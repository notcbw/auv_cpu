==> flow/design.v <==
`timescale 1ns/1ns
module auv_csr (
    input   logic           clk, rst_n, en, csr_rd,
    input   logic   [ 2:0]  funct3,
    input   logic   [11:0]  csr_adr,
    input   logic   [31:0]  rs1,
    input   logic   [ 3:0]  rd_i,
    input   logic   [ 4:0]  imm,
    output  logic           stall, reg_wr,
    output  logic   [31:0]  reg_dat_wr,
    output  logic           exc_illegal_inst,
    output  logic   [11:0]  cbus_adr,
    output  logic   [31:0]  cbus_dat_wr,
    input   logic   [31:0]  cbus_dat_rd,
    output  logic           cbus_rd, cbus_wr,
    input   logic           cbus_ack
);
    logic csr_wr;
    logic [31:0] dat;
    assign dat = funct3[2] ? {27'h0, imm} : rs1;
    assign csr_wr = funct3[2] ? (imm == 0) : (rd_i == 0);
    assign cbus_adr = csr_adr;
    always_comb
        case (funct3[1:0])
            default : cbus_dat_wr = dat;
            'b10 : cbus_dat_wr = cbus_dat_rd | dat;
            'b11 : cbus_dat_wr = cbus_dat_rd | ~dat;
        endcase
    logic [1:0] state;
    always_ff @( posedge clk or negedge rst_n )
        if (~rst_n) begin
            state <= 0;
        end else begin
            case (state)
                0 : state <= en ? 1 : 0;
                1 : begin
                    if (csr_rd & ~cbus_ack)
                        state <= 3;
                    else
                        state <= 2;
                end
                2 : begin
                    if (csr_wr & ~cbus_ack)
                        state <= 3;
                    else
                        state <= 0;
                end
                default : state <= 0;
            endcase
        end
    always_comb
        case (state)
            0 : begin
                stall = en;
                cbus_rd = en & csr_rd;
                cbus_wr = 0;
                reg_wr = 0;
                exc_illegal_inst = 0;
            end
            1 : begin
                stall = 1;
                cbus_rd = 0;
                cbus_wr = csr_wr;
                reg_wr = csr_rd;
                exc_illegal_inst = 0;
            end
            2 : begin
                stall = csr_wr ? ~cbus_ack : 0;
                cbus_rd = 0;
                cbus_wr = 0;
                reg_wr = 0;
                exc_illegal_inst = 0;
            end
            default : begin
                stall = 0;
                cbus_rd = 0;
                cbus_wr = 0;
                reg_wr = 0;
                exc_illegal_inst = 1;
            end
        endcase
endmodule
# Step by step through the tools: auv_csr
# The steps from the RTL of auv_csr to its reports follow in flow order.
# Lines are those of the file above, counted from 1.
# Operators: Yosys type, input widths -> output width; for muxes data width and select width s.
# Cell names lack the library's common part.
setup:
  design: "auv_csr"
  clock_port: "clk"
  lib: "sky130hd"
  corner: "tt_025C_1v80"

# Word level
# Source: Yosys, flattened and elaborated, memories not mapped. Widths are those after wreduce; folded enables and synchronous resets count as part of the registers. Registers that Yosys merges into a memory's read port (data or address) are not register bits. Print and check cells do not count.
word_totals:
  register_bits: 2
  latch_bits: 0
  ramBits: 0
  rom_bits: 0
  clocked_rd_ports_x_width: 0
  n_memories: 0
  inputBits: 93
  output_inout_bits: 81
  word_cells: 30
classes:
  add_sub_neg: 0
  mul: 0
  div: 0
  compare: 0
  equal: 4
  n_shift: 0
  mux: 13
  n_logic: 8
  n_reduce_logical: 4
ops:
  columns: ["operator", "n"]
  rows:
  - ["$or 32x32->32", 2]
  - ["$pmux 32 s2", 1]
  - ["$not 32->32", 1]
  - ["$mux 32", 1]
  - ["$mux 1", 8]
  - ["$eq 2x2->1 const B", 3]
  - ["$pmux 2 s3", 1]
  - ["$logic_not 5->1", 1]
  - ["$logic_not 4->1", 1]
  - ["$and 1x1->1", 3]
  - ["$reduce_or 3->1", 1]
  - ["$pmux 1 s3", 1]
  - ["$not 1->1", 2]
  - ["$eq 2x1->1 const B", 1]
  - ["$logic_not 2->1", 1]
  - ["$mux 2", 1]

# Depth
# Yosys ltp: most cells in a row. Word level: on the elaborated netlist, between registers, memories and ports. Mapped: between sequential cells and ports; inverters and the memories' decode and read muxes count.
depth:
  word_depth: 5
  ABC_AREA: 0
  ltp_mapped: 4
  ltp_nobuf: 3

# Netlist
# The flow's flattened synthesis, as Yosys stat reports it; memories are mapped. The netlist is that of the ABC_AREA named above (0 if unset); the other value can give another one.
by_type:
  columns: ["cell_type", "n", "area_total_um2"]
  rows:
  - ["buf_4", 44, 330.317]
  - ["o21ai_0", 36, 180.173]
  - ["nand2b_1", 26, 162.656]
  - ["nor3_1", 30, 150.144]
  - ["a21oi_1", 29, 145.139]
  - ["dfrtp_1", 3, 75.072]
  - ["mux2i_1", 5, 50.048]
  - ["clkbuf_1", 11, 41.29]
  - ["dfstp_2", 1, 26.275]
  - ["o22a_1", 2, 17.517]
  - ["or4_1", 2, 15.014]
  - ["and2_1", 2, 12.512]
  - ["nor2b_1", 2, 12.512]
  - ["mux2_2", 1, 11.261]
  - ["nand2_1", 3, 11.261]
  - ["a211o_1", 1, 8.758]
  - ["o2bb2ai_1", 1, 8.758]
  - ["a21boi_0", 1, 7.507]
# Other cell types: 6; their cells: 8.
synth_totals:
  cells: 208
  synth_area_um2: 1302.5
  sequential_area_um2: 101.3
  flip_flops: 4
  buf_cells: 56

# Worst setup path after synthesis
# Path of least setup slack by OpenSTA after synthesis, without wires, with an ideal clock, recovery checks aside; 20% of the period is set as input and as output delay. Where synthesis merged equal registers, the netlist keeps one of their names.
synth_path:
  kind: "input-to-output"
  startpoint: "input imm[3]"
  endpoint: "output stall"
  tclk_ns: 1.86
  in_delay_ns: 0.372
  out_delay_ns: 0.372
  launch_ns: 0.372
  arrival_time_ns: 1.410
  required_ns: 1.488
  setup_slack_ns: 0.078
  path_delay_ns: 1.038
  driving_pins: 3
  n_path_buf: 0
  period_less_setup_slack_ns: 1.782
# "path_delay_ns" is the arrival time less input delay plus setup time.
# A path that ends at an output port has no setup time.
# "driving_pins": output pins that drive a net of the path, with the launching flip-flop's if there is one; two outputs of one cell count as two.
# "period_less_setup_slack_ns" = period - worst setup slack (recovery checks aside). The figure is calculated, with input and output delays left at 20% of the set period.
# The rows between start and end are the longest chain of elaborated cells between them; the timing report does not say that the signal goes this way. Where chains are equally long, one stands for them.
# Each line given opens the expression or statement behind the cell; cells for indexed reads and writes are added by Yosys, which also makes memories of some case tables.
synth_between:
  cell_sequence: "or4_1 > o22a_1 > o21ai_0"
  elab_chain_cells: 4
  cone_cells: 4
  cone_lines: 3
  cone_classes: "3 x mux; 1 x reduce/logical"
synth_lines:
  columns: ["item", "line_no", "source"]
  rows:
  - ["from (decl)", 8, "input   logic   [ 4:0]  imm,"]
  - ["$logic_not 5->1", 21, "assign csr_wr = funct3[2] ? (imm == 0) : (rd_i == 0);"]
  - ["$mux 1", 21, null]
  - ["$mux 1", 68, "stall = csr_wr ? ~cbus_ack : 0;"]
  - ["$pmux 1 s3", 52, "case (state)"]
  - ["to (decl)", 9, "output  logic           stall, reg_wr,"]

# 2 stored runs of auv_csr in the flow (synthesis by Yosys, layout by OpenROAD, sky130hd cells), in arbitrary order. Constraints: input delay and output delay 20% of the set period each, output load 0.01 pF.
runs:
  - name: "run A"
    settings:
      period_ns: 1.33
      CORE_UTILIZATION: 72
      SETUP_SLACK_MARGIN: -0.03
      PLACE_DENSITY_LB_ADDON: 0.01
      CELL_PAD_IN_SITES_GLOBAL_PLACEMENT: 2
      CELL_PAD_IN_SITES_DETAIL_PLACEMENT: 2
      CAP_MARGIN: 30
      MAX_ROUTING_LAYER: "met5"
      CORE_MARGIN: 2
      SLEW_MARGIN: 20
    outcome: "no final report: placement broke off with FLW-0024"
  - name: "run B"
    settings:
      period_ns: 1.43
      CORE_UTILIZATION: 39
      SETUP_SLACK_MARGIN: -0.04
      PLACE_DENSITY_LB_ADDON: 0.25
      CELL_PAD_IN_SITES_GLOBAL_PLACEMENT: 3
      GPL_TIMING_DRIVEN: 0
      GPL_ROUTABILITY_DRIVEN: 0
      CAP_MARGIN: 25
      CORE_MARGIN: 2
      SLEW_MARGIN: 20
    outcome: "no final report: placement broke off with FLW-0024"
