==> flow/design.v <==
`timescale 1ns/1ns
module auv_trapc #(
    parameter integer ADDR_WIDTH = 24,
    parameter bit [ADDR_WIDTH-1:0] RST_VECTOR = 'h0,
    parameter bit [ADDR_WIDTH-1:0] NMI_VECTOR = 'h0
) (
    input   logic           clk, rst_n, nmi, stall_i,
    input   logic           int_ext, int_timer,
    output  logic           stall, flush,
    input   logic   [ADDR_WIDTH-3:0] pc_in_id, pc_in_ex,
    output  logic           jmp,
    output  logic   [ADDR_WIDTH-3:0] pc_wr,
    input   logic           exc_illegal_inst, exc_illegal_inst_csr, exc_ecall, exc_ebreak,
    input   logic           exc_load_misalign, exc_store_misalign,
    input   logic           exc_load_fault, exc_store_fault,
    input   logic           ret, wfi,
    input   logic           cbus_sel,
    input   logic   [ 6:0]  cbus_adr,
    input   logic   [31:0]  cbus_dat_wr,
    output  logic   [31:0]  cbus_dat_rd,
    input   logic           cbus_rd, cbus_wr,
    output  logic           cbus_ack
);
    logic mstatus_mie, mstatus_mpie;
    logic mstatus_mie_n, mstatus_mpie_n;
    logic mie_meie, mie_mtie;
    logic [ADDR_WIDTH-7:0] mtvec_base;
    logic [1:0] mtvec_mode;
    logic [ADDR_WIDTH-3:0] mepc, mepc_n;
    logic mcause_int, mcause_int_n;
    logic [3:0] mcause_exc, mcause_exc_n;
    logic exc_illegal_inst_l, exc_illegal_inst_csr_l, exc_ecall_l, exc_ebreak_l;
    logic exc_load_misalign_l, exc_store_misalign_l, exc_load_fault_l, exc_store_fault_l;
    always_ff @( posedge clk ) begin
        exc_illegal_inst_l <= exc_illegal_inst;
        exc_illegal_inst_csr_l <= exc_illegal_inst_csr;
        exc_ecall_l <= exc_ecall;
        exc_ebreak_l <= exc_ebreak;
        exc_load_misalign_l <= exc_load_misalign;
        exc_store_misalign_l <= exc_store_misalign;
        exc_load_fault_l <= exc_load_fault;
        exc_store_fault_l <= exc_store_fault;
    end
    logic irq, exc;
    assign irq = (int_ext | int_timer);
    assign exc = (exc_illegal_inst | exc_illegal_inst_csr | exc_ecall | exc_ebreak |
        exc_load_misalign | exc_store_misalign | exc_load_fault | exc_store_fault);
    logic sel_mepc_ex;
    assign mepc_n = sel_mepc_ex ? pc_in_ex : pc_in_id;
    typedef enum logic [2:0] {
        TCS_RST, TCS_NMI, TCS_IDLE,
        TCS_IRQ, TCS_EXC,
        TCS_RET, TCS_WFI
    } trapc_state_t;
    trapc_state_t state;
    logic nmi_delayed;
    always_ff @( posedge clk or negedge rst_n )
        if (~rst_n) begin
            state <= TCS_RST;
            nmi_delayed <= 0;
        end else begin
            case (state)
                TCS_RST, TCS_NMI, TCS_IRQ, TCS_EXC, TCS_RET :
                    state <= TCS_IDLE;
                TCS_IDLE : begin
                    state <= TCS_IDLE;
                    if (exc)
                        state <= TCS_EXC;
                    else if (~stall_i) begin
                        if (irq)
                            state <= TCS_IRQ;
                        else if (ret)
                            state <= TCS_RET;
                        else if (wfi)
                            state <= TCS_WFI;
                    end
                end
                TCS_WFI : state <= irq ? TCS_IRQ : TCS_WFI;
                default : state <= TCS_RST;
            endcase
            if (nmi & ~nmi_delayed)
                state <= TCS_NMI;
            nmi_delayed <= nmi;
        end
    always_comb begin
        mstatus_mie_n = mstatus_mie;
        mstatus_mpie_n = mstatus_mpie;
        mcause_exc_n = mcause_exc;
        mcause_int_n = mcause_int;
        sel_mepc_ex = 0;
        jmp = 0;
        pc_wr = 0;
        case (state)
            TCS_RST : begin
                stall = 1;
                flush = 1;
                mstatus_mie_n = 0;
                mstatus_mpie_n = 0;
                mcause_exc_n = 0;
                mcause_int_n = 0;
                pc_wr = RST_VECTOR[ADDR_WIDTH-1:2];
                jmp = 1;
            end
            TCS_NMI : begin
                stall = 1;
                flush = 1;
                sel_mepc_ex = 0;
                mcause_exc_n = 0;
                mcause_int_n = 1;
                pc_wr = NMI_VECTOR[ADDR_WIDTH-1:2];
                jmp = 1;
            end
            TCS_IDLE : begin
                stall = exc;
                flush = exc;
            end
            TCS_IRQ : begin
                stall = 1;
                flush = 1;
                mstatus_mpie_n = mstatus_mie;
                mstatus_mie_n = 0;
                mcause_int_n = 1;
                if (int_timer)
                    mcause_exc_n = 7;
                else
                    mcause_exc_n = 11;
                sel_mepc_ex = 0;
                pc_wr = {mtvec_base, ((mtvec_mode == 1) ? mcause_exc_n : 4'h0)};
                jmp = 1;
            end
            TCS_EXC : begin
                stall = 1;
                flush = 1;
                mstatus_mpie_n = mstatus_mie;
                mstatus_mie_n = 0;
                mcause_int_n = 0;
                sel_mepc_ex = 0;
                pc_wr = {mtvec_base, 4'b0};
                jmp = 1;
                if (exc_illegal_inst_l) begin
                    mcause_exc_n = 2;
                    sel_mepc_ex = 0;
                end else if (exc_illegal_inst_csr_l) begin
                    mcause_exc_n = 2;
                    sel_mepc_ex = 1;
                end else if (exc_ecall_l) begin
                    mcause_exc_n = 11;
                    sel_mepc_ex = 0;
                end else if (exc_ebreak_l) begin
                    mcause_exc_n = 3;
                    sel_mepc_ex = 0;
                end else if (exc_load_fault_l) begin
                    mcause_exc_n = 5;
                    sel_mepc_ex = 1;
                end else if (exc_store_fault_l) begin
                    mcause_exc_n = 7;
                    sel_mepc_ex = 1;
                end else if (exc_load_misalign_l) begin
                    mcause_exc_n = 4;
                    sel_mepc_ex = 1;
                end else if (exc_store_misalign_l) begin
                    mcause_exc_n = 6;
                    sel_mepc_ex = 1;
                end
            end
            TCS_RET : begin
                stall = 1;
                flush = 1;
                mstatus_mie_n = mstatus_mpie;
                mstatus_mpie_n = 1;
                pc_wr = mepc;
                jmp = 1;
            end
            TCS_WFI : begin
                stall = 1;
                flush = 0;
            end
            default : begin
                stall = 1;
                flush = 1;
            end
        endcase
    end
    always_ff @( posedge clk or negedge rst_n )
        if (~rst_n) begin
            cbus_ack <= 0;
        end else begin
            mstatus_mie <= mstatus_mie_n;
            mstatus_mpie <= mstatus_mpie_n;
            mepc <= mepc_n;
            mcause_int <= mcause_int_n;
            mcause_exc <= mcause_exc_n;
            cbus_ack <= 0;
            if (cbus_sel) begin
                if (cbus_rd) begin
                    cbus_ack <= 1;
                    case (cbus_adr)
                        7'h01, 7'h10, 7'h20, 7'h43 : cbus_dat_rd <= 0;
                        7'h00 : cbus_dat_rd <= {24'h0, mstatus_mpie, 3'h0, mstatus_mie, 3'h0};
                        7'h04 : cbus_dat_rd <= {20'h0, mie_meie, 3'h0, mie_mtie, 7'h0};
                        7'h05 : cbus_dat_rd <= {{(32-ADDR_WIDTH){1'b0}}, mtvec_base, 4'h0, mtvec_mode};
                        7'h41 : cbus_dat_rd <= {{(32-ADDR_WIDTH){1'b0}}, mepc, 2'b0};
                        7'h42 : cbus_dat_rd <= {mcause_int, 27'h0, mcause_exc};
                        7'h44 : cbus_dat_rd <= {20'h0, int_ext, 3'h0, int_timer, 7'h0};
                        default : cbus_ack <= 0;
                    endcase
                end else if (cbus_wr) begin
                    cbus_ack <= 1;
                    case (cbus_adr)
                        7'h00 : begin
                            mstatus_mie <= cbus_dat_wr[3];
                            mstatus_mpie <= cbus_dat_wr[7];
                        end
                        7'h04 : begin
                            mie_meie <= cbus_dat_wr[11];
                            mie_mtie <= cbus_dat_wr[7];
                        end
                        7'h05 : begin
                            mtvec_base <= cbus_dat_wr[ADDR_WIDTH-1:6];
                            mtvec_mode <= cbus_dat_wr[1:0];
                        end
                        7'h41 : mepc <= cbus_dat_wr[ADDR_WIDTH-1:2];
                        7'h42 : begin
                            mcause_int <= cbus_dat_wr[31];
                            mcause_exc <= cbus_dat_wr[3:0];
                        end
                        default : cbus_ack <= 0;
                    endcase
                end
            end
        end
endmodule
From RTL to reports: auv_trapc:

The steps from the RTL of auv_trapc to its reports follow in flow order.
Line numbers count from 1 in the design file above.
Operators: Yosys type, input widths -> output width; for muxes data width and select width s.
Library cell names are shortened.
Not given: -

* design top: auv_trapc
* clock: clk
* cell library: sky130hd
* corner: tt_025C_1v80

Word level:

Counts by Yosys on the flattened word-level netlist (proc, flatten, opt, wreduce; memories kept). Register bits leave out memories and registers merged into their read ports (data or address). Print and check cells are left out. Cells with the same type and inputs are merged into one.

* flip-flop bits (word level): 96
* input bits: 102
* output and inout port bits: 58
* elaborated cells: 125

* equality and inequality tests: 16
* mux-type cells: 62
* bitwise logic cells: 11
* reductions and logical operators: 15

Operator list (count)
* $pmux 32 s7: 1
* $mux 22: 5
* $pmux 22 s3: 1
* $mux 4: 14
* $eq 7x7->1 const B: 4
* $mux 1: 28
* $mux 3: 7
* $eq 7x3->1 const B: 2
* $pmux 4 s3: 1
* $reduce_or 10->1: 1
* $reduce_and 5->1: 2
* $reduce_or 5->1: 2
* $eq 3x3->1 const B: 3
* $pmux 3 s3: 1
* $or 1x1->1: 8
* $reduce_or 2->1: 4
* $eq 7x1->1 const B: 1
* $eq 7x5->1 const B: 1
* $eq 7x6->1 const B: 1
* $logic_not 7->1: 1
* $reduce_bool 7->1: 1
* $eq 3x2->1 const B: 2
* $pmux 1 s2: 3
* $reduce_and 4->1: 1
* $reduce_or 4->1: 1
* $eq 3x1->1 const B: 1
* $logic_not 3->1: 1
* $reduce_or 3->1: 1

Not listed: further kinds 4, cells in them 5.

Longest topological paths:

Depth = most cells in a row (Yosys ltp): at word level without a register or memory, in the mapped netlist without a sequential cell, where the memories' decode and read muxes count.

* depth after elaboration: 14
* ABC_AREA: 1
* gate-level depth with buffers: 10
* mapped depth without buffers: 10

After synthesis:

Yosys stat after the flow's synthesis: flattened, memories mapped to cells. It holds for the ABC_AREA given above (unset counts as 0); a run with the other value may have another netlist.

Cells by type
* edfxtp_1: count 76, total area 2.28E+03 µm²
* nand2_1: count 79, total area 296.534 µm²
* inv_1: count 67, total area 251.491 µm²
* nor2_1: count 65, total area 243.984 µm²
* o22ai_1: count 39, total area 243.984 µm²
* dfrtp_1: count 8, total area 200.192 µm²
* dfxtp_1: count 8, total area 160.154 µm²
* a31oi_1: count 25, total area 156.4 µm²
* nand3_1: count 31, total area 155.149 µm²
* buf_4: count 9, total area 67.565 µm²
* o21ai_0: count 11, total area 55.053 µm²
* buf_6: count 4, total area 45.043 µm²
* nor2_4: count 4, total area 45.043 µm²
* a21oi_1: count 8, total area 40.038 µm²
* buf_2: count 8, total area 40.038 µm²
* dfstp_2: count 1, total area 26.275 µm²
* nand4_1: count 4, total area 25.024 µm²
* nor3_1: count 4, total area 20.019 µm²

Not listed: further types 14, cells in them 22.

* standard cells after synthesis: 473
* synthesis area: 4499.3 µm²
* sequential area: 2668.8 µm²
* flip-flops: 93
* buffers: 25

Timing after synthesis:

OpenSTA on the mapped netlist: ideal clock, no wires. The path of least setup slack (recovery checks aside). Input and output delay are each 20% of the period. Register names are those of the netlist, which keeps one name where synthesis merged equal registers.

* path type: input-to-reg
* start point: input port cbus_adr[5]
* end point: register cbus_dat_rd[0]
* clock period: 5300 ps
* input delay: 1060 ps
* setup time: 422 ps
* launch time at the first pin: 1060 ps
* arrival time: 2938 ps
* required time: 4878 ps
* slack: 1939 ps
* path delay: 2300 ps
* stages on the path: 7
* buffers on the path: 0
* synthesis period reached: 3361 ps

"path delay" is the arrival time less input delay plus setup time.
"stages on the path" counts driving pins, that of a launching flip-flop among them; a cell with two outputs on the path counts twice.
"synthesis period reached" = period - worst setup slack (recovery checks aside). The figure is calculated, with input and output delays left at 20% of the set period.
Between the ends stands the longest chain of elaborated cells between them, by number of cells; it is not shown to be the way that was timed. Of several equally long chains one is given.
A line is the first line of the expression or statement that the cell stems from. Yosys adds cells for indexed reads and writes and turns some case tables into memories.
At most two assigning lines are given for a register; there are more.
Only ways into the end's enable, where the timed path ends, are counted here.

* cells stage by stage: nor2_4 -> nand2_2 -> inv_1 -> nand2_1 -> nand2_1 -> nor2_1 -> a31oi_1
* cells in the longest elaborated chain: 4
* elaborated cells on any way between the ends: 13
* classes of those cells: eq/ne: 9; reduce/logical: 4

RTL lines, path post-synthesis
* from (decl): line 18 `input   logic   [ 6:0]  cbus_adr,`
* $eq 7x1->1: line 197 `case (cbus_adr)`
* $reduce_or 4->1: line 197
* $reduce_bool 7->1
* $reduce_and 4->1
* to (assign): line 199 `7'h00 : cbus_dat_rd <= {24'h0, mstatus_mpie, 3'h0, mstatus_mie, 3'h0};`
* to (assign): line 200 `7'h04 : cbus_dat_rd <= {20'h0, mie_meie, 3'h0, mie_mtie, 7'h0};`
* to (decl): line 20 `output  logic   [31:0]  cbus_dat_rd,`

Timing after layout:

From the final timing report of run 1: the path of least setup slack in the routed layout; clock arrival at registers is part of the times.
The report prints the path's times to 10 ps; the period is as set.

* path type: input-to-output
* start point: input port int_timer
* end point: output port pc_wr[2]
* clock period: 5780 ps
* input delay: 1160 ps
* output delay: 1160 ps
* launch time at the first pin: 1160 ps
* arrival time: 2720 ps
* required time: 4620 ps
* slack: 1900 ps
* stages on the path: 4
* buffers on the path: 2

Between the ends stands the longest chain of elaborated cells between them, by number of cells; it is not shown to be the way that was timed. Of several equally long chains one is given.

* cells stage by stage: clkdlybuf4s50_1 -> inv_1 -> o22ai_1 -> clkdlybuf4s50_1
* cells in the longest elaborated chain: 3
* elaborated cells on any way between the ends: 3
* RTL lines with such cells: 3
* classes of those cells: mux: 3

RTL lines, path after layout
* from (decl): line 8 `input   logic           int_ext, int_timer,`
* $mux 4: line 123 `if (int_timer)`
* $mux 4: line 128 `pc_wr = {mtvec_base, ((mtvec_mode == 1) ? mcause_exc_n : 4'h0)};`
* $pmux 22 s3: line 93 `case (state)`
* to (decl): line 12 `output  logic   [ADDR_WIDTH-3:0] pc_wr,`

# Flow runs of auv_trapc

auv_trapc through Yosys and OpenROAD on sky130hd: 2 stored runs, unordered, with their settings and measured results. The constraints put input and output delay at 20% of the set period each and load the outputs with 0.01 pF.
"achieved clock period" means the clock period less the worst setup slack. The figure is calculated, with input and output delays left at 20% of the set period.

### Run 1

Settings: `period_ns=5.78`, `CORE_UTILIZATION=64`, `SETUP_SLACK_MARGIN=0.57`, `PLACE_DENSITY=0.54`, `TNS_END_PERCENT=65`, `ABC_AREA=1`, `GPL_TIMING_DRIVEN=1`, `CAP_MARGIN=15`, `SLEW_MARGIN=20`, `CORE_MARGIN=2`

- Utilization after routing: 0.909
- Die size: 7716.7 µm²
- Lowest hold slack: 496 ps
- Achieved clock period: 3876 ps
- Worst setup slack after layout: 1904 ps
- Synthesis area: 4499.3 µm²

### Run 2

Settings: `period_ns=4.3`, `CORE_UTILIZATION=65`, `CAP_MARGIN=20`, `CORE_MARGIN=2`, `SLEW_MARGIN=20`

- Worst setup slack after layout: 678 ps
- Synthesis area: 4394.2 µm²
- Achieved clock period: 3622 ps
- Lowest hold slack: 483 ps
- Utilization after routing: 0.937
- Die size: 7433.9 µm²
